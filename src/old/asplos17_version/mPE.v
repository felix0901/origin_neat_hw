==> flow/design.v <==
module crossover_sel_gen(
    input bias,
    input [7:0]  random,
    input [15:0] gene1_key,
    input [15:0] gene2_key,
    output reg sel
);
    wire [7:0] half;
    assign half = 8'b0100_0000;      
    always @(*)
    begin
        if(bias == 1'b0)
        begin 
            if(random > half)
                sel = 1'b1;
            else
                sel = 1'b0;
        end
        else
            sel = 1'b0;
    end
endmodule
module mutation_sel_gen(
    input [7:0] random,
    input [7:0] mutation_prob,
    output reg sel
);
    always @(*)
    begin
        if(random > mutation_prob)
            sel = 1'b1;
        else
            sel = 1'b0;
    end
endmodule
module mutate_val_gen_attr1(
    input   [7:0]   random,
    input           gene_type,
    output reg [7:0]   mutated_val
);
    always @*
    begin
        if(gene_type == 1'b0)                        
            mutated_val = random;                    
        else                                         
            mutated_val = 8'b0000_0001 & random;     
    end
endmodule
module mutate_val_gen_attr2(
    input       [7:0]   random,
    input               gene_type,
    output reg  [7:0]   mutated_val
);
    always @*
    begin
        if(gene_type == 1'b0)                        
            mutated_val = 8'b0000_1111 & random;     
        else                                         
            mutated_val = 8'b0000_0000;              
    end
endmodule
module mutate_val_gen_attr3(
    input       [7:0]   random,
    input               gene_type,
    output reg  [7:0]   mutated_val
);
    always @*
    begin
        if(gene_type == 1'b0)                        
            mutated_val = 8'b0000_0111 & random;     
        else                                         
            mutated_val = 8'b0000_0000;              
    end
endmodule
module mpe(
    clk,
    rst,
    setup,
    data_in1,
    data_in2,
    random_num_pack,      
    child_gene
);
parameter WORD_SZ = 64;
parameter GENE_SZ = 64;
parameter ATTR_SZ = 8;
input clk;
input rst;
input setup;
input [WORD_SZ - 1: 0] data_in1;
input [WORD_SZ - 1: 0] data_in2;
input [WORD_SZ - 1: 0] random_num_pack;      
output reg [GENE_SZ - 1: 0] child_gene;
reg [GENE_SZ  -1 : 0]   gene1;                   
reg [GENE_SZ  -1 : 0]   gene2;                   
reg [4*ATTR_SZ - 1 : 0] res_crossover;           
reg skip_crossover;
reg skip_mutate;
reg [7:0] parent1_fitness;
reg [7:0] parent2_fitness;
reg [7:0] child_genome_id;
reg [7:0] mutation_prob_node_bias;
reg [7:0] mutation_prob_node_response;
reg [7:0] mutation_prob_node_activation;
reg [7:0] mutation_prob_node_aggregation;
reg [7:0] mutation_prob_conn_weight;
reg [7:0] mutation_prob_conn_enable;
reg [7:0] random0;
reg [7:0] random1;
reg [7:0] random2;
reg [7:0] random3;
wire gene_type;
wire crossover_sel_bias;                            
wire sel_attr0;
wire sel_attr1;
wire sel_attr2;
wire sel_attr3;
wire mutation_sel0;
wire mutation_sel1;
wire mutation_sel2;
wire mutation_sel3;
wire [7:0] mutation_prob_attr0;
wire [7:0] mutation_prob_attr1;
wire [7:0] mutation_prob_attr2;
wire [7:0] mutation_prob_attr3;
wire [7:0] mutated_val_attr0;
wire [7:0] mutated_val_attr1;
wire [7:0] mutated_val_attr2;
wire [7:0] mutated_val_attr3;
wire [127:0] tie_low;
assign tie_low = 128'b0;
always @(posedge clk, posedge rst)
begin
    if(rst == 1'b1)
    begin
        parent1_fitness         = tie_low[ATTR_SZ - 1: 0];
        parent2_fitness         = tie_low[ATTR_SZ - 1: 0];
        child_genome_id         = tie_low[ATTR_SZ - 1: 0];
        mutation_prob_node_bias         = tie_low[ATTR_SZ - 1: 0];
        mutation_prob_node_response     = tie_low[ATTR_SZ - 1: 0];
        mutation_prob_node_activation   = tie_low[ATTR_SZ - 1: 0];
        mutation_prob_node_aggregation  = tie_low[ATTR_SZ - 1: 0];
        mutation_prob_conn_weight       = tie_low[ATTR_SZ - 1: 0];
        mutation_prob_conn_enable       = tie_low[ATTR_SZ - 1: 0];
        gene1   = tie_low[GENE_SZ - 1: 0];
        gene2   = tie_low[GENE_SZ - 1: 0];
    end
    else
    begin
        if(setup == 1'b1)
        begin
            parent1_fitness                 = data_in1[8*ATTR_SZ - 1: 7*ATTR_SZ];
            parent2_fitness                 = data_in1[7*ATTR_SZ - 1: 6*ATTR_SZ];
            mutation_prob_node_bias         = data_in1[6*ATTR_SZ - 1: 5*ATTR_SZ];
            mutation_prob_node_response     = data_in1[5*ATTR_SZ - 1: 4*ATTR_SZ];
            mutation_prob_node_activation   = data_in1[4*ATTR_SZ - 1: 3*ATTR_SZ];
            mutation_prob_node_aggregation  = data_in1[3*ATTR_SZ - 1: 2*ATTR_SZ];
            mutation_prob_conn_weight       = data_in1[2*ATTR_SZ - 1: ATTR_SZ];
            mutation_prob_conn_enable       = data_in1[ATTR_SZ - 1 : 0];
            child_genome_id                 = data_in2[ATTR_SZ - 1 : 0];
        end
        else
        begin
            gene1 = data_in1;
            gene2 = data_in2;
        end
    end
end
always @(posedge clk, posedge rst)
begin
    if(rst == 1'b1)
    begin
        skip_crossover  = 1'b1;
        skip_mutate     = 1'b1;
    end
    else
    begin
        skip_crossover = setup;
        skip_mutate    = skip_crossover;
    end
end
always @(posedge clk, posedge rst)
begin
    if(rst == 1'b1)
    begin
        random0 = tie_low[ATTR_SZ - 1: 0];
        random1 = tie_low[ATTR_SZ - 1: 0];
        random2 = tie_low[ATTR_SZ - 1: 0];
        random3 = tie_low[ATTR_SZ - 1: 0];
    end
    else
    begin
        random0 = random_num_pack[ATTR_SZ - 1: 0]; 
        random1 = random_num_pack[2* ATTR_SZ - 1: ATTR_SZ]; 
        random2 = random_num_pack[3* ATTR_SZ - 1: 2* ATTR_SZ]; 
        random3 = random_num_pack[4* ATTR_SZ - 1: 3* ATTR_SZ]; 
    end
end
assign crossover_sel_bias = (parent2_fitness > parent1_fitness)? 1'b1 : 1'b0;
crossover_sel_gen sel0_gen( .bias(crossover_sel_bias),
                            .random(random0),
                            .gene1_key(gene1[7*ATTR_SZ - 1: 5*ATTR_SZ]),
                            .gene2_key(gene2[7*ATTR_SZ - 1: 5*ATTR_SZ]),
                            .sel(sel_attr0));
crossover_sel_gen sel1_gen( .bias(crossover_sel_bias),
                            .random(random1),
                            .gene1_key(gene1[7*ATTR_SZ - 1: 5*ATTR_SZ]),
                            .gene2_key(gene2[7*ATTR_SZ - 1: 5*ATTR_SZ]),
                            .sel(sel_attr1));
crossover_sel_gen sel2_gen( .bias(crossover_sel_bias),
                            .random(random2),
                            .gene1_key(gene1[7*ATTR_SZ - 1: 5*ATTR_SZ]),
                            .gene2_key(gene2[7*ATTR_SZ - 1: 5*ATTR_SZ]),
                            .sel(sel_attr2));
crossover_sel_gen sel3_gen( .bias(crossover_sel_bias),
                            .random(random3),
                            .gene1_key(gene1[7*ATTR_SZ - 1: 5*ATTR_SZ]),
                            .gene2_key(gene2[7*ATTR_SZ - 1: 5*ATTR_SZ]),
                            .sel(sel_attr3));
always@(posedge clk, posedge rst)
begin
    if(rst == 1'b1)
    begin
        res_crossover[4*ATTR_SZ - 1: 0] = tie_low[4 * ATTR_SZ - 1 : 0];
    end
    else
    begin
        if(skip_crossover == 1'b1)
        begin
            res_crossover[4*ATTR_SZ - 1: 0] = tie_low[4 * ATTR_SZ - 1 : 0];
        end
        else
        begin
            if(sel_attr0 == 1'b0)
                res_crossover[ATTR_SZ - 1: 0] = gene1[ATTR_SZ - 1: 0];
            else
                res_crossover[ATTR_SZ - 1: 0] = gene2[ATTR_SZ - 1: 0];
            if(sel_attr1 == 1'b0)
                res_crossover[2*ATTR_SZ - 1: ATTR_SZ] = gene1[2*ATTR_SZ - 1: ATTR_SZ];
            else
                res_crossover[2*ATTR_SZ - 1: ATTR_SZ] = gene2[2*ATTR_SZ - 1: ATTR_SZ];
            if(sel_attr2 == 1'b0)
                res_crossover[3*ATTR_SZ - 1: 2* ATTR_SZ] = gene1[3*ATTR_SZ - 1: 2* ATTR_SZ];
            else
                res_crossover[3*ATTR_SZ - 1: 2* ATTR_SZ] = gene2[3*ATTR_SZ - 1: 2* ATTR_SZ];
            if(sel_attr3 == 1'b0)
                res_crossover[4*ATTR_SZ - 1: 3* ATTR_SZ] = gene1[4*ATTR_SZ - 1: 3* ATTR_SZ];
            else
                res_crossover[4*ATTR_SZ - 1: 3* ATTR_SZ] = gene2[4*ATTR_SZ - 1: 3* ATTR_SZ];
        end
    end
end
assign gene_type = (crossover_sel_bias == 1'b0)? gene1[GENE_SZ - ATTR_SZ -1] :gene2[GENE_SZ - ATTR_SZ -1];  
assign mutation_prob_attr0 = (gene_type == 1'b0)? mutation_prob_node_bias : mutation_prob_conn_weight;
assign mutation_prob_attr1 = (gene_type == 1'b0)? mutation_prob_node_response : mutation_prob_conn_enable;
assign mutation_prob_attr2 = (gene_type == 1'b0)? mutation_prob_node_activation : tie_low[ATTR_SZ -1];
assign mutation_prob_attr3 = (gene_type == 1'b0)? mutation_prob_node_aggregation: tie_low[ATTR_SZ -1];
mutation_sel_gen mutation_sel_gen0( .random(random0),
                                    .mutation_prob(mutation_prob_attr0),
                                    .sel(mutation_sel0));
mutation_sel_gen mutation_sel_gen1( .random(random1),
                                    .mutation_prob(mutation_prob_attr1),
                                    .sel(mutation_sel1));
mutation_sel_gen mutation_sel_gen2( .random(random2),
                                    .mutation_prob(mutation_prob_attr2),
                                    .sel(mutation_sel2));
mutation_sel_gen mutation_sel_gen3( .random(random3),
                                    .mutation_prob(mutation_prob_attr3),
                                    .sel(mutation_sel3));
assign mutated_val_attr0 = random0;
mutate_val_gen_attr1 mval_gen1( .random(random1),
                                .gene_type(gene_type),
                                .mutated_val(mutated_val_attr1)
);
mutate_val_gen_attr2 mval_gen2( .random(random2),
                                .gene_type(gene_type),
                                .mutated_val(mutated_val_attr2)
);
mutate_val_gen_attr3 mval_gen3( .random(random3),
                                .gene_type(gene_type),
                                .mutated_val(mutated_val_attr3)
);
always @(posedge clk, posedge rst)
begin
    if(rst == 1'b1)
    begin 
        child_gene = tie_low[8*ATTR_SZ - 1 : 0];
    end
    else
    begin
        if(skip_mutate == 1'b1)
        begin
            child_gene = tie_low[8*ATTR_SZ - 1 : 0];
        end
        else
        begin
            if(mutation_sel0 == 1'b1)
                child_gene[ATTR_SZ - 1 : 0] = mutated_val_attr0;
            else
                child_gene[ATTR_SZ - 1 : 0] = res_crossover[ATTR_SZ - 1: 0];
            if(mutation_sel1 == 1'b1)
                child_gene[2*ATTR_SZ - 1 : ATTR_SZ] = mutated_val_attr1;
            else
                child_gene[2*ATTR_SZ - 1 : ATTR_SZ] = res_crossover[2*ATTR_SZ - 1: ATTR_SZ];
            if(mutation_sel2 == 1'b1)
                child_gene[3*ATTR_SZ - 1 : 2* ATTR_SZ] = mutated_val_attr2;
            else
                child_gene[3*ATTR_SZ - 1 : 2* ATTR_SZ] = res_crossover[3*ATTR_SZ - 1: 2* ATTR_SZ];
            if(mutation_sel3 == 1'b1)
                child_gene[4*ATTR_SZ - 1 : 3* ATTR_SZ] = mutated_val_attr3;
            else
                child_gene[4*ATTR_SZ - 1 : 3* ATTR_SZ] = res_crossover[4*ATTR_SZ - 1: 3* ATTR_SZ];
            if(crossover_sel_bias == 1'b0)
            begin
                child_gene[5*ATTR_SZ - 1: 4*ATTR_SZ] = gene1[5*ATTR_SZ - 1: 4*ATTR_SZ];
                child_gene[6*ATTR_SZ - 1: 5*ATTR_SZ] = gene1[6*ATTR_SZ - 1: 5*ATTR_SZ];
                child_gene[7*ATTR_SZ - 1: 6*ATTR_SZ] = gene1[7*ATTR_SZ - 1: 6*ATTR_SZ];
            end
            else
            begin
                child_gene[5*ATTR_SZ - 1: 4*ATTR_SZ] = gene2[5*ATTR_SZ - 1: 4*ATTR_SZ];
                child_gene[6*ATTR_SZ - 1: 5*ATTR_SZ] = gene2[6*ATTR_SZ - 1: 5*ATTR_SZ];
                child_gene[7*ATTR_SZ - 1: 6*ATTR_SZ] = gene2[7*ATTR_SZ - 1: 6*ATTR_SZ];
            end
            child_gene[8*ATTR_SZ - 1: 7*ATTR_SZ] = child_genome_id;
        end
    end
end
endmodule
; ---- Tool chain data of mpe
; What the tools print for mpe, step after step.
; Line numbers count from 1 in the design file above.
; Operators: Yosys type, input widths -> output width; for muxes data width and select width s.
; Library cell names are shortened.
; A cell with -- has no value.
[design]
top = mpe
clk_port = clk
cell_library = sky130hd
pvt_corner = tt_025C_1v80

; ---- After elaboration
; Yosys after proc, flatten, opt, wreduce and memory -nomap, before mapping. Enables and synchronous resets that opt folds into registers are not counted as muxes. Memory bits, and registers merged into a memory's read port (data or address), are not among the register bits. Print and check cells are not counted. Equal cells are merged and count once.
[bits]
regBits = 313
word_cells = 69
out_inout_bits = 64
[classes]
mux = 42
n_cmp = 9
[ops]
columns = cell, n
row1 = $mux 8, 25
row2 = $gt 8x8->1, 5
row3 = $gt 8x7->1 const B, 4
row4 = $mux 24, 1
row5 = $mux 1, 14
row6 = $mux 4, 1
row7 = $mux 3, 1

; ---- Logic depth
; Yosys ltp: most cells in a row. Word level: on the elaborated netlist, between registers, memories and ports. Mapped: between sequential cells and ports; inverters and the memories' decode and read muxes count.
[logic_depth]
ltp_word = 8
ABC_AREA = 0
ltp_mapped = 16
depth_no_buf = 15

; ---- Netlist
; The flow's flattened synthesis, as Yosys stat reports it; memories are mapped. The netlist is that of the ABC_AREA named above (0 if unset); the other value can give another one.
; The area totals of this step are shown rounded.
[synth_totals]
buffers = 36
flip_flops = 313
cells = 882
seq_area_um2 = 7830
area_um2 = 12500
[types]
columns = type, n, area_total_um2
row1 = dfrtp_1, 312, 7.81E+03
row2 = mux2_2, 178, 2E+03
row3 = mux2i_1, 80, 800.768
row4 = ha_1, 40, 500.48
row5 = nor2_1, 69, 258.998
row6 = nand2_1, 46, 172.666
row7 = a32o_1, 14, 140.134
row8 = clkbuf_1, 30, 112.608
row9 = a21oi_1, 18, 90.086
row10 = nor2b_1, 13, 81.328
row11 = o21ai_0, 15, 75.072
row12 = and2_1, 11, 68.816
row13 = inv_1, 15, 56.304
row14 = nand4_1, 8, 50.048
row15 = nor3_2, 4, 40.038
row16 = dfstp_2, 1, 26.275
row17 = buf_2, 5, 25.024
row18 = nor4_1, 4, 25.024
; Not listed: further types 16, cells in them 19.
; By module: a second synthesis without flattening, with its own total; a netlist apart from the flattened one above.
[hier_totals]
cells_unflattened = 956
hier_area_um2 = 13100
; Each row is one instance without its submodules.
[by_module]
columns = module, n_inst, area_um2, cells
row1 = mpe, 1, 12000, 806
row2 = mutation_sel_gen, 4, 210, 27
row3 = crossover_sel_gen, 4, 28.8, 4
row4 = mutate_val_gen_attr3, 1, 60.1, 9
row5 = mutate_val_gen_attr2, 1, 58.8, 9
row6 = mutate_val_gen_attr1, 1, 51.3, 8

; ---- Worst setup path after synthesis
; OpenSTA on the mapped netlist: ideal clock, no wires. The path of least setup slack (recovery checks aside). Input and output delay are each 20% of the period. Register names are those of the netlist, which keeps one name where synthesis merged equal registers.
[synth_path]
kind = reg-to-reg
from = register parent2_fitness[7]
to = register child_gene[10]
path_stages = 16
tclk_ps = 5650
path_delay_ps = 3661
t_first_pin_ps = 0
arrival_time_ps = 3539
path_slack_ps = 1990
path_buffers = 1
setup_ps = 122
period_less_setup_slack_ps = 3660
; "path_delay_ps" = arrival - input delay + setup time.
; "path_stages" counts driving pins, that of a launching flip-flop among them; a cell with two outputs on the path counts twice.
; "period_less_setup_slack_ps" = period - worst setup slack (recovery checks aside). The figure is calculated, with input and output delays left at 20% of the set period.
; Between the ends stands the longest chain of elaborated cells between them, by number of cells; it is not shown to be the way that was timed. Of several equally long chains one is given.
; Each line given opens the expression or statement behind the cell; cells for indexed reads and writes are added by Yosys, which also makes memories of some case tables.
; A register here has more assigning lines than the two given.
[synth_between]
path_cell_list = dfrtp_1 > ha_1 > nand4_1 > nor2_1 > a21oi_1 > nor2_2 > a21boi_4 > buf_4 > mux2i_1 > ha_1 > nand2_1 > o21ai_0 > mux2i_1 > a21oi_1 > nor2_1 > a32o_1
elab_chain_cells = 8
[synth_lines]
columns = element, line
row1 = "start, declared", 100  ; reg [7:0] parent2_fitness;
row2 = "start, assigned", 137  ; parent2_fitness         = tie_low[ATTR_SZ - 1: 0];
row3 = "start, assigned", 153  ; parent2_fitness                 = data_in1[7*ATTR_SZ - 1: 6*ATTR_SZ];
row4 = $gt 8x8->1, 199  ; assign crossover_sel_bias = (parent2_fitness > parent1_fitness)? 1'b1 : 1'b0;
row5 = $mux 1, 199
row6 = $mux 1, 253  ; assign gene_type = (crossover_sel_bias == 1'b0)? gene1[GENE_SZ - ATTR_SZ -1] :gene2[GENE_SZ - ATTR_SZ -1];
row7 = $mux 8, 255  ; assign mutation_prob_attr1 = (gene_type == 1'b0)? mutation_prob_node_response : mutation_prob_conn_enable;
row8 = $gt 8x8->1, 30  ; if(random > mutation_prob)
row9 = $mux 1, 30
row10 = $mux 8, 301  ; if(mutation_sel1 == 1'b1)
row11 = $mux 8, 291  ; if(skip_mutate == 1'b1)
row12 = "end, assigned", 287  ; child_gene = tie_low[8*ATTR_SZ - 1 : 0];
row13 = "end, assigned", 293  ; child_gene = tie_low[8*ATTR_SZ - 1 : 0];
row14 = "end, declared", 93  ; output reg [GENE_SZ - 1: 0] child_gene;

; ---- Timing after layout
; From the final timing report of run A: the path of least setup slack in the routed layout; clock arrival at registers is part of the times.
; The report prints the path's times to 10 ps; the period is as set.
[layout_path]
kind = reg-to-reg
from = register parent2_fitness[1]
to = register child_gene[8]
path_buffers = 5
t_first_pin_ps = 510
path_slack_ps = -1070
path_stages = 20
arrival_time_ps = 3930
setup_ps = 140
tclk_ps = 2490
; Between the ends stands the longest chain of elaborated cells between them, by number of cells; it is not shown to be the way that was timed. Of several equally long chains one is given.
; A register here has more assigning lines than the two given.
[layout_between]
path_cell_list = dfrtp_1 > ha_4 > nor2b_4 > o211ai_1 > a211oi_2 > buf_4 > nor2_4 > a21boi_4 > buf_6 > buf_16 > buf_6 > mux2i_2 > ha_2 > a21oi_2 > o21ai_2 > mux2i_1 > a21oi_2 > buf_6 > mux2i_1 > nor2_1
elab_chain_cells = 8
[layout_lines]
columns = element, line
row1 = "start, declared", 100  ; reg [7:0] parent2_fitness;
row2 = "start, assigned", 137  ; parent2_fitness         = tie_low[ATTR_SZ - 1: 0];
row3 = "start, assigned", 153  ; parent2_fitness                 = data_in1[7*ATTR_SZ - 1: 6*ATTR_SZ];
row4 = $gt 8x8->1, 199  ; assign crossover_sel_bias = (parent2_fitness > parent1_fitness)? 1'b1 : 1'b0;
row5 = $mux 1, 199
row6 = $mux 1, 253  ; assign gene_type = (crossover_sel_bias == 1'b0)? gene1[GENE_SZ - ATTR_SZ -1] :gene2[GENE_SZ - ATTR_SZ -1];
row7 = $mux 8, 255  ; assign mutation_prob_attr1 = (gene_type == 1'b0)? mutation_prob_node_response : mutation_prob_conn_enable;
row8 = $gt 8x8->1, 30  ; if(random > mutation_prob)
row9 = $mux 1, 30
row10 = $mux 8, 301  ; if(mutation_sel1 == 1'b1)
row11 = $mux 8, 291  ; if(skip_mutate == 1'b1)
row12 = "end, assigned", 287  ; child_gene = tie_low[8*ATTR_SZ - 1 : 0];
row13 = "end, assigned", 293  ; child_gene = tie_low[8*ATTR_SZ - 1 : 0];
row14 = "end, declared", 93  ; output reg [GENE_SZ - 1: 0] child_gene;

; mpe through Yosys and OpenROAD on sky130hd: 2 stored runs, unordered, with their settings and measured results. The constraints put input and output delay at 20% of the set period each and load the outputs with 0.01 pF.
; "achievedPeriod_ps" means the clock period less the worst setup slack. The figure is calculated, with input and output delays left at 20% of the set period.
; "worstPathTime_ps" is the time allowed to the run's worst setup path (the clock period less input and output delay, where it has them) less its slack. Clock arrival times count: a late capture clock shortens it, a late launch clock lengthens it.
; "worstPathTime_ps" is known to 10 ps.
; The results are shown rounded.

[run A: settings]
period_ns = 2.49
CORE_UTILIZATION = 57
SETUP_SLACK_MARGIN = -0.17
PLACE_DENSITY = 0.7
HOLD_SLACK_MARGIN = 0.0
CORE_MARGIN = 3
TNS_END_PERCENT = 60
ABC_AREA = 0
CTS_CLUSTER_SIZE = 66
MIN_ROUTING_LAYER = met2
CAP_MARGIN = 20
SLEW_MARGIN = 20
[run A: results]
ws_setup_ps = -1070
setup_tns_ps = -30800
worstPathTime_ps = 3560
worst_setup_path_type = reg-to-reg
synthArea_um2 = 12500
fin_hold_ws_ps = 425
achievedPeriod_ps = 3560
die_area_um2 = 23700
finalUtil_pct = 79.6

[run B: settings]
period_ns = 5.73
CORE_UTILIZATION = 33
PLACE_DENSITY = 0.61
CORE_ASPECT_RATIO = 1.48
CORE_MARGIN = 2
ABC_AREA = 1
CTS_CLUSTER_SIZE = 69
CAP_MARGIN = 25
SLEW_MARGIN = 20
[run B: results]
ws_setup_ps = 1690
setup_tns_ps = 0
worstPathTime_ps = 4040
worst_setup_path_type = reg-to-reg
synthArea_um2 = 13000
fin_hold_ws_ps = 457
achievedPeriod_ps = 4041
die_area_um2 = 41100
finalUtil_pct = 43.0
