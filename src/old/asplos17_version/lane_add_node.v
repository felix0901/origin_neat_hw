==> flow/design.v <==
module lane_stage0
#(
parameter GENE_SZ = 64,
parameter ATTR_SZ = 8
)(
input clk,
input rst,
input state,
input [GENE_SZ - 1 : 0] gene_in,
output reg [ATTR_SZ - 1 : 0] hidden_node_max
);
wire [63 : 0] tie_low;
wire [63 : 0] tie_high;
wire [ATTR_SZ - 1 : 0] node_id;
wire [1:0] layer;         
assign tie_high = 64'hFFFF_FFFF_FFFF_FFFF;
assign tie_low  = 64'b0;
assign node_id = gene_in[6* ATTR_SZ - 1: 5* ATTR_SZ];
assign layer   = gene_in[7* ATTR_SZ - 2: 7* ATTR_SZ - 3];
always @(posedge clk, posedge rst)
begin
    if(rst == 1'b1)
    begin 
        hidden_node_max = tie_low[ATTR_SZ - 1: 0];
    end
    else
    begin
        if(state == 1'b0)
        begin
            if(layer == 2'b00)
            begin
                if(node_id > hidden_node_max)
                    hidden_node_max = node_id; 
            end
        end
    end
end
endmodule
module add_node_mutation
#(
parameter ATTR_SZ = 8,
parameter GENE_SZ = 64
)(
input [ATTR_SZ - 1 : 0] max_node_id,
input [GENE_SZ - 1 : 0] gene_in,
output reg [GENE_SZ - 1 : 0] node_gene_out,
output reg [GENE_SZ - 1 : 0] conn1_gene_out,
output reg [GENE_SZ - 1 : 0] conn2_gene_out
);
wire [63 : 0] tie_low;
wire [ATTR_SZ - 1 : 0] genome_id;
wire [ATTR_SZ - 1 : 0] default_bias;
wire [ATTR_SZ - 1 : 0] default_response;
wire [ATTR_SZ - 1 : 0] default_activation;
wire [ATTR_SZ - 1 : 0] default_aggregation;
wire [ATTR_SZ - 1 : 0] default_weight;
wire [ATTR_SZ - 1 : 0] default_enable;
wire [ATTR_SZ  -1 : 0] node_id; 
wire [ATTR_SZ  -1 : 0] node_gene_identifier;
wire [ATTR_SZ  -1 : 0] conn_gene_identifier;
assign tie_low = 64'b0;
assign genome_id            = gene_in[GENE_SZ - 1: (GENE_SZ - ATTR_SZ)];
assign node_gene_identifier = tie_low[ATTR_SZ - 1:0];
assign conn_gene_identifier = {1'b1, tie_low[ATTR_SZ - 2 : 0]};
assign  node_id              = max_node_id + 1;   
assign  default_bias         = 8'b0000_0001;
assign  default_response     = 8'b0000_0001;
assign  default_activation   = 8'b0000_0001;
assign  default_aggregation  = 8'b0000_0001;
assign  default_weight       = 8'b0000_0001;
assign  default_enable       = 8'b0000_0001;
always @(*)
begin
    node_gene_out[GENE_SZ - 1: (GENE_SZ - ATTR_SZ)] = genome_id;
    node_gene_out[7* ATTR_SZ - 1: 6* ATTR_SZ]       = node_gene_identifier;
    node_gene_out[6* ATTR_SZ - 1: 5* ATTR_SZ]       = node_id;
    node_gene_out[5* ATTR_SZ - 1: 4* ATTR_SZ]       = tie_low[ATTR_SZ -1: 0];
    node_gene_out[4* ATTR_SZ - 1: 3* ATTR_SZ]       = default_bias;
    node_gene_out[3* ATTR_SZ - 1: 2* ATTR_SZ]       = default_response;
    node_gene_out[2* ATTR_SZ - 1:    ATTR_SZ]       = default_activation;
    node_gene_out[   ATTR_SZ - 1:          0]       = default_aggregation;
    conn1_gene_out[GENE_SZ - 1: (GENE_SZ - ATTR_SZ)]    = genome_id;
    conn1_gene_out[7* ATTR_SZ - 1: 6* ATTR_SZ]          = conn_gene_identifier;
    conn1_gene_out[6* ATTR_SZ - 1: 5* ATTR_SZ]          = gene_in[6* ATTR_SZ - 1: 5* ATTR_SZ];
    conn1_gene_out[5* ATTR_SZ - 1: 4* ATTR_SZ]          = node_id;
    conn1_gene_out[4* ATTR_SZ - 1: 3* ATTR_SZ]          = gene_in[4* ATTR_SZ - 1: 3* ATTR_SZ];
    conn1_gene_out[3* ATTR_SZ - 1: 2* ATTR_SZ]          = gene_in[3* ATTR_SZ - 1: 2* ATTR_SZ];
    conn1_gene_out[2* ATTR_SZ - 1: 1* ATTR_SZ]          = gene_in[2* ATTR_SZ - 1: 1* ATTR_SZ];
    conn1_gene_out[   ATTR_SZ - 1:          0]          = gene_in[   ATTR_SZ - 1:          0];
    conn2_gene_out[GENE_SZ - 1: (GENE_SZ - ATTR_SZ)]    = genome_id;
    conn2_gene_out[7* ATTR_SZ - 1: 6* ATTR_SZ]          = conn_gene_identifier;
    conn2_gene_out[6* ATTR_SZ - 1: 5* ATTR_SZ]          = node_id;
    conn2_gene_out[5* ATTR_SZ - 1: 4* ATTR_SZ]          = gene_in[5* ATTR_SZ - 1: 4* ATTR_SZ];
    conn1_gene_out[4* ATTR_SZ - 1: 3* ATTR_SZ]          = default_weight;
    conn1_gene_out[3* ATTR_SZ - 1: 2* ATTR_SZ]          = default_enable;
    conn1_gene_out[2* ATTR_SZ - 1: 1* ATTR_SZ]          = tie_low[ATTR_SZ - 1: 0];
    conn1_gene_out[   ATTR_SZ - 1:          0]          = tie_low[ATTR_SZ - 1: 0];
end
endmodule
module del_list_node_match
#(
parameter GENE_SZ = 64,
parameter ATTR_SZ = 8
)(
input [ATTR_SZ - 1: 0] src_node,
input [ATTR_SZ - 1: 0] dest_node,
input [GENE_SZ - 1: 0] del_node_list,
output match
);
wire [(GENE_SZ / ATTR_SZ) - 1: 0] match_bits_src;
wire [(GENE_SZ / ATTR_SZ) - 1: 0] match_bits_dest;
genvar i;
generate
    for(i = 0; i < (GENE_SZ / ATTR_SZ); i = i+1)
    begin
        assign match_bits_src[i] = src_node ^ del_node_list[(i+1) * ATTR_SZ - 1: i* ATTR_SZ];
    end
endgenerate
genvar j;
generate
    for(j = 0; j < (GENE_SZ / ATTR_SZ); j = j+1)
    begin
        assign match_bits_dest[j] = dest_node ^ del_node_list[(j+1) * ATTR_SZ - 1: j* ATTR_SZ];
    end
endgenerate
assign match = ~&{match_bits_src, match_bits_dest};
endmodule
module add_conn_mutation
#(
parameter GENE_SZ = 64,
parameter ATTR_SZ = 8
)(
input [ATTR_SZ - 1 : 0] genome_id,
output reg [GENE_SZ - 1 : 0] new_node_gene,
output reg [GENE_SZ - 1 : 0] new_conn1_gene,
output reg [GENE_SZ - 1 : 0] new_conn2_gene
);
wire [ATTR_SZ - 1: 0] src;
wire [ATTR_SZ - 1: 0] dest;
endmodule
module lane_add_node(
    clk,
    rst,
    state,
    gene_in,
    node_add_prob,
    random,
    genome_id,
    global_hidden_node_max,
    hidden_node_max,
    gene_out1,
    gene_out2,
    gene_out3,
    out_valid
);
parameter GENE_SZ = 64;
parameter ATTR_SZ = 8;
input clk;
input rst;
input [1:0] state;
input [GENE_SZ - 1 : 0] gene_in;
input [ATTR_SZ - 1 : 0] node_add_prob;
input [ATTR_SZ - 1 : 0] random;
input [ATTR_SZ - 1 : 0] genome_id;
input [ATTR_SZ - 1 : 0] global_hidden_node_max;
output [ATTR_SZ - 1 : 0] hidden_node_max;
output reg [GENE_SZ - 1 : 0] gene_out1;
output reg [GENE_SZ - 1 : 0] gene_out2;
output reg [GENE_SZ - 1 : 0] gene_out3;
output reg [2 : 0] out_valid;
wire [63 : 0] tie_low;
wire [63 : 0] tie_high;
wire [GENE_SZ - 1 : 0] new_node_gene;
wire [GENE_SZ - 1 : 0] new_conn1_gene;
wire [GENE_SZ - 1 : 0] new_conn2_gene;
assign tie_high = 64'hFFFF_FFFF_FFFF_FFFF;
assign tie_low  = 64'b0;
lane_stage0 #(.GENE_SZ(GENE_SZ),
              .ATTR_SZ(ATTR_SZ)
            )
            stage0(.clk(clk),
                   .rst(rst),
                   .state(state),
                   .gene_in(gene_in),
                   .hidden_node_max(hidden_node_max)
            );
add_node_mutation #(.GENE_SZ(GENE_SZ),
                    .ATTR_SZ(ATTR_SZ)
                    )
                    add_node_block(.max_node_id(global_hidden_node_max),
                                   .gene_in(gene_in),
                                   .node_gene_out(new_node_gene),
                                   .conn1_gene_out(new_conn1_gene),
                                   .conn2_gene_out(new_conn2_gene)
                    );
always @(posedge clk, posedge rst)
begin
    if(rst == 1'b1)
    begin
        out_valid       = tie_low[2:0];
        gene_out1       = tie_low[GENE_SZ - 1: 0];
        gene_out2       = tie_low[GENE_SZ - 1: 0];
        gene_out3       = tie_low[GENE_SZ - 1: 0];
    end
    else
    begin
        if(state == 2'b00)
        begin
            gene_out1       = gene_in;
            gene_out2       = tie_low[GENE_SZ - 1: 0];
            gene_out3       = tie_low[GENE_SZ - 1: 0];
            out_valid       = 3'b001;
        end
        else if(state == 2'b10)
        begin
            if(random > node_add_prob)
            begin
                gene_out1       = new_node_gene;
                gene_out2       = new_conn1_gene;
                gene_out3       = new_conn2_gene;
                out_valid       = 3'b111;
            end
            else
            begin
                gene_out1       = gene_in;
                gene_out2       = tie_low[GENE_SZ - 1: 0];
                gene_out3       = tie_low[GENE_SZ - 1: 0];
                out_valid       = 3'b001;
            end
        end
        else
        begin
            gene_out1   = tie_low[GENE_SZ - 1: 0];
            gene_out2   = tie_low[GENE_SZ - 1: 0];
            gene_out3   = tie_low[GENE_SZ - 1: 0];
            out_valid   = tie_low[2:0];
        end
    end
end
endmodule
== Tool chain data of lane_add_node ==
Tool output for the design above, in the order of the flow.
Line numbers count from 1 in the design file above.
Operators carry their Yosys type and port widths (W data, S select, Z words).
Not given: n/a

* Top module: lane_add_node
* Clock port: clk
* Standard-cell library: sky130hd
* Timing corner: tt_025C_1v80

== Word-level counts ==
Counts by Yosys on the flattened word-level netlist (proc, flatten, opt, wreduce; memories kept). Register bits leave out memories and registers merged into their read ports (data or address); mux counts leave out enables and synchronous resets folded into registers. Print and check cells are left out. Cells with the same type and inputs are merged into one.

* Add/sub/neg operators: 1
* $mul: 0
* Div/mod/pow operators: 0
* Order comparisons: 2
* Eq/ne operators: 1
* Shifts and indexed selects: 0
* Multiplexer cells: 12
* Bitwise operators: 1
* Reductions and logical operators: 3

{| class="wikitable"
|+ Operator list
! cell !! count
|-
| $mux W64 || 8
|-
| $mux W56 || 1
|-
| $gt A8 B8 Y1 || 2
|-
| $mux W3 || 3
|-
| $add A8 B1 Y8 const B || 1
|-
| $logic_not A2 Y1 || 2
|-
| $reduce_and A3 Y1 || 1
|-
| $eq A2 B2 Y1 const B || 1
|-
| $not A1 Y1 || 1
|}

* Register bits: 203
* Bits in latches: 0
* Memory bits (writable): 0
* Bits in read-only memories: 0
* Word width x clocked read ports: 0
* Memory cells: 0
* Output and inout bits: 203
* Word-level cells: 25

== Logic depth ==
Depth = most cells in a row (Yosys ltp): at word level without a register or memory, in the mapped netlist without a sequential cell, where the memories' decode and read muxes count.

* Depth after elaboration: 4
* ABC_AREA: 1
* Gate-level depth with buffers: 13

== After synthesis ==
The flow's flattened synthesis, as Yosys stat reports it; memories are mapped. The netlist is that of the ABC_AREA named above (0 if unset); the other value can give another one.

* Cell count: 529
* Cell area after synthesis: 5024.8 um^2
* Area of sequential cells: 2652.5 um^2
* Flip-flops: 106
* Buffer cells: 107

{| class="wikitable"
|+ Cells by type
! cell type !! count !! area in all (um^2)
|-
| sky130_fd_sc_hd__dfrtp_1 || 106 || 2.65E+03
|-
| sky130_fd_sc_hd__buf_4 || 98 || 735.706
|-
| sky130_fd_sc_hd__inv_1 || 102 || 382.867
|-
| sky130_fd_sc_hd__nor2_1 || 64 || 240.23
|-
| sky130_fd_sc_hd__ha_1 || 17 || 212.704
|-
| sky130_fd_sc_hd__nand2_1 || 52 || 195.187
|-
| sky130_fd_sc_hd__nor2_2 || 18 || 112.608
|-
| sky130_fd_sc_hd__nand3_1 || 21 || 105.101
|-
| sky130_fd_sc_hd__buf_6 || 7 || 78.826
|-
| sky130_fd_sc_hd__a21oi_1 || 10 || 50.048
|-
| sky130_fd_sc_hd__nand4_1 || 8 || 50.048
|-
| sky130_fd_sc_hd__nand2_2 || 6 || 37.536
|-
| sky130_fd_sc_hd__nor2_4 || 3 || 33.782
|-
| sky130_fd_sc_hd__xor2_1 || 3 || 26.275
|-
| sky130_fd_sc_hd__a31oi_4 || 1 || 21.27
|-
| sky130_fd_sc_hd__nand3_4 || 1 || 17.517
|-
| sky130_fd_sc_hd__nor3_1 || 3 || 15.014
|-
| sky130_fd_sc_hd__nand2_4 || 1 || 11.261
|}

Other cell types: 8; their cells: 8.

== Worst setup path after synthesis ==
OpenSTA on the mapped netlist: ideal clock, no wires. The path of least setup slack (recovery checks aside). Input and output delay are each 20% of the period. Register names are those of the netlist, which keeps one name where synthesis merged equal registers.

* Path kind: in2reg
* Start point: input port node_add_prob[7]
* End point: register out_valid[1]
* Period: 3080 ps
* External input delay: 616 ps
* Setup time: 118 ps
* Time at the first pin: 616 ps
* Arrival: 1709 ps
* Setup slack: 1252 ps
* Delay of the path: 1211 ps
* Stages on the path: 9
* Synthesis period reached: 1828 ps

"delay of the path" is the arrival time less input delay plus setup time.
"stages on the path": output pins that drive a net of the path, with the launching flip-flop's if there is one; two outputs of one cell count as two.
"synthesis period reached" is the clock period less the worst setup slack; recovery checks do not enter. This is arithmetic on one report: input and output delays are still those of the set period (20% each).
The rows between start and end are the longest chain of elaborated cells between them; the timing report does not say that the signal goes this way. Where chains are equally long, one stands for them.
Each line given opens the expression or statement behind the cell; cells for indexed reads and writes are added by Yosys, which also makes memories of some case tables.
At most two assigning lines are given for a register; there are more.

* Cell sequence: sky130_fd_sc_hd__inv_1 -> sky130_fd_sc_hd__ha_1 -> sky130_fd_sc_hd__a21o_1 -> sky130_fd_sc_hd__nor2_1 -> sky130_fd_sc_hd__nand2_2 -> sky130_fd_sc_hd__buf_6 -> sky130_fd_sc_hd__nand3_4 -> sky130_fd_sc_hd__buf_6 -> sky130_fd_sc_hd__inv_1
* Length of the longest elaborated chain: 4
* Elaborated cells on any way between the ends: 4
* Classes of those cells: compare (1); mux (3)

{| class="wikitable"
|+ Ends and longest elaborated chain, post-synthesis
! what !! line !! RTL
|-
| from (decl) || 162 || <nowiki>input [ATTR_SZ - 1 : 0] node_add_prob;</nowiki>
|-
| $gt A8 B8 Y1 || 216 || <nowiki>if(random > node_add_prob)</nowiki>
|-
| $mux W3 || 216 ||
|-
| $mux W3 || 214 || <nowiki>else if(state == 2'b10)</nowiki>
|-
| $mux W3 || 207 || <nowiki>if(state == 2'b00)</nowiki>
|-
| to (assign) || 200 || <nowiki>out_valid       = tie_low[2:0];</nowiki>
|-
| to (assign) || 236 || <nowiki>out_valid   = tie_low[2:0];</nowiki>
|-
| to (decl) || 170 || <nowiki>output reg [2 : 0] out_valid;</nowiki>
|}

== Path in the finished layout ==
From the final timing report of run A: the path of least setup slack in the routed layout; clock arrival at registers is part of the times.
The report prints the path's times to 10 ps; the period is as set.

* Path kind: in2reg
* Start point: input port random[4]
* End point: register gene_out1[37]
* Period: 2080 ps
* External input delay: 420 ps
* Setup time: 100 ps
* Time at the first pin: 420 ps
* Arrival: 1970 ps
* Setup slack: 340 ps
* Stages on the path: 10

The rows between start and end are the longest chain of elaborated cells between them; the timing report does not say that the signal goes this way. Where chains are equally long, one stands for them.
At most two assigning lines are given for a register; there are more.

* Cell sequence: sky130_fd_sc_hd__clkdlybuf4s50_1 -> sky130_fd_sc_hd__ha_4 -> sky130_fd_sc_hd__nand2_4 -> sky130_fd_sc_hd__nor2_4 -> sky130_fd_sc_hd__nand2_2 -> sky130_fd_sc_hd__nand2_4 -> sky130_fd_sc_hd__nand2_4 -> sky130_fd_sc_hd__nand2_8 -> sky130_fd_sc_hd__clkbuf_16 -> sky130_fd_sc_hd__nor2_2
* Length of the longest elaborated chain: 4
* Elaborated cells on any way between the ends: 4
* Classes of those cells: compare (1); mux (3)

{| class="wikitable"
|+ Ends and longest elaborated chain, post-layout
! what !! line !! RTL
|-
| from (decl) || 163 || <nowiki>input [ATTR_SZ - 1 : 0] random;</nowiki>
|-
| $gt A8 B8 Y1 || 216 || <nowiki>if(random > node_add_prob)</nowiki>
|-
| $mux W56 || 216 ||
|-
| $mux W64 || 214 || <nowiki>else if(state == 2'b10)</nowiki>
|-
| $mux W64 || 207 || <nowiki>if(state == 2'b00)</nowiki>
|-
| to (assign) || 201 || <nowiki>gene_out1       = tie_low[GENE_SZ - 1: 0];</nowiki>
|-
| to (assign) || 209 || <nowiki>gene_out1       = gene_in;</nowiki>
|-
| to (decl) || 167 || <nowiki>output reg [GENE_SZ - 1 : 0] gene_out1;</nowiki>
|}

Measured results for lane_add_node: 2 stored runs of the Yosys and OpenROAD flow on sky130hd. The settings differ; the order carries no meaning. The constraints put input and output delay at 20% of the set period each and load the outputs with 0.01 pF.
"period reached" = clock period - worst setup slack. The figure is calculated, with input and output delays left at 20% of the set period.
"time on the worst setup path": the worst setup path's part of the clock period (all of it between registers, 20% less for each end at a port) less its slack. A launch clock that arrives late makes it longer, a capture clock that arrives late makes it shorter.
"total design power" is the tool's figure for a default switching activity; nothing was simulated.
"time on the worst setup path" is given in steps of 10 ps.

=== Run A ===
{| class="wikitable"
! Setting !! Value
|-
| period_ns || 2.08
|-
| CORE_UTILIZATION || 39
|-
| SETUP_SLACK_MARGIN || 0.29
|-
| PLACE_DENSITY_LB_ADDON || 0.03
|-
| CORE_ASPECT_RATIO || 1.09
|-
| ABC_AREA || 1
|-
| SLEW_MARGIN || 5
|-
| CAP_MARGIN || 20
|-
| CORE_MARGIN || 2
|-
! Result !! Value
|-
| Mapped cell area after synthesis || 5024.8 um^2
|-
| Die area || 13808.8 um^2
|-
| Standard-cell area after routing || 7759.9 um^2
|-
| Post-layout utilization || 61.4%
|-
| Worst setup slack after layout || 339 ps
|-
| Summed negative setup slack || 0 ps
|-
| Total design power || 5411 uW
|-
| Period reached || 1741 ps
|-
| Time on the worst setup path || 1330 ps
|-
| Worst setup path type || in2reg
|}

=== Run B ===
{| class="wikitable"
! Setting !! Value
|-
| period_ns || 1.76
|-
| CORE_UTILIZATION || 40
|-
| CELL_PAD_IN_SITES_GLOBAL_PLACEMENT || 1
|-
| CELL_PAD_IN_SITES_DETAIL_PLACEMENT || 2
|-
| TNS_END_PERCENT || 20
|-
| CTS_CLUSTER_SIZE || 87
|-
| MAX_ROUTING_LAYER || met4
|-
| CAP_MARGIN || 20
|-
| CORE_MARGIN || 2
|-
| SLEW_MARGIN || 20
|}
Did not finish, placement stopped with DPL-0033.
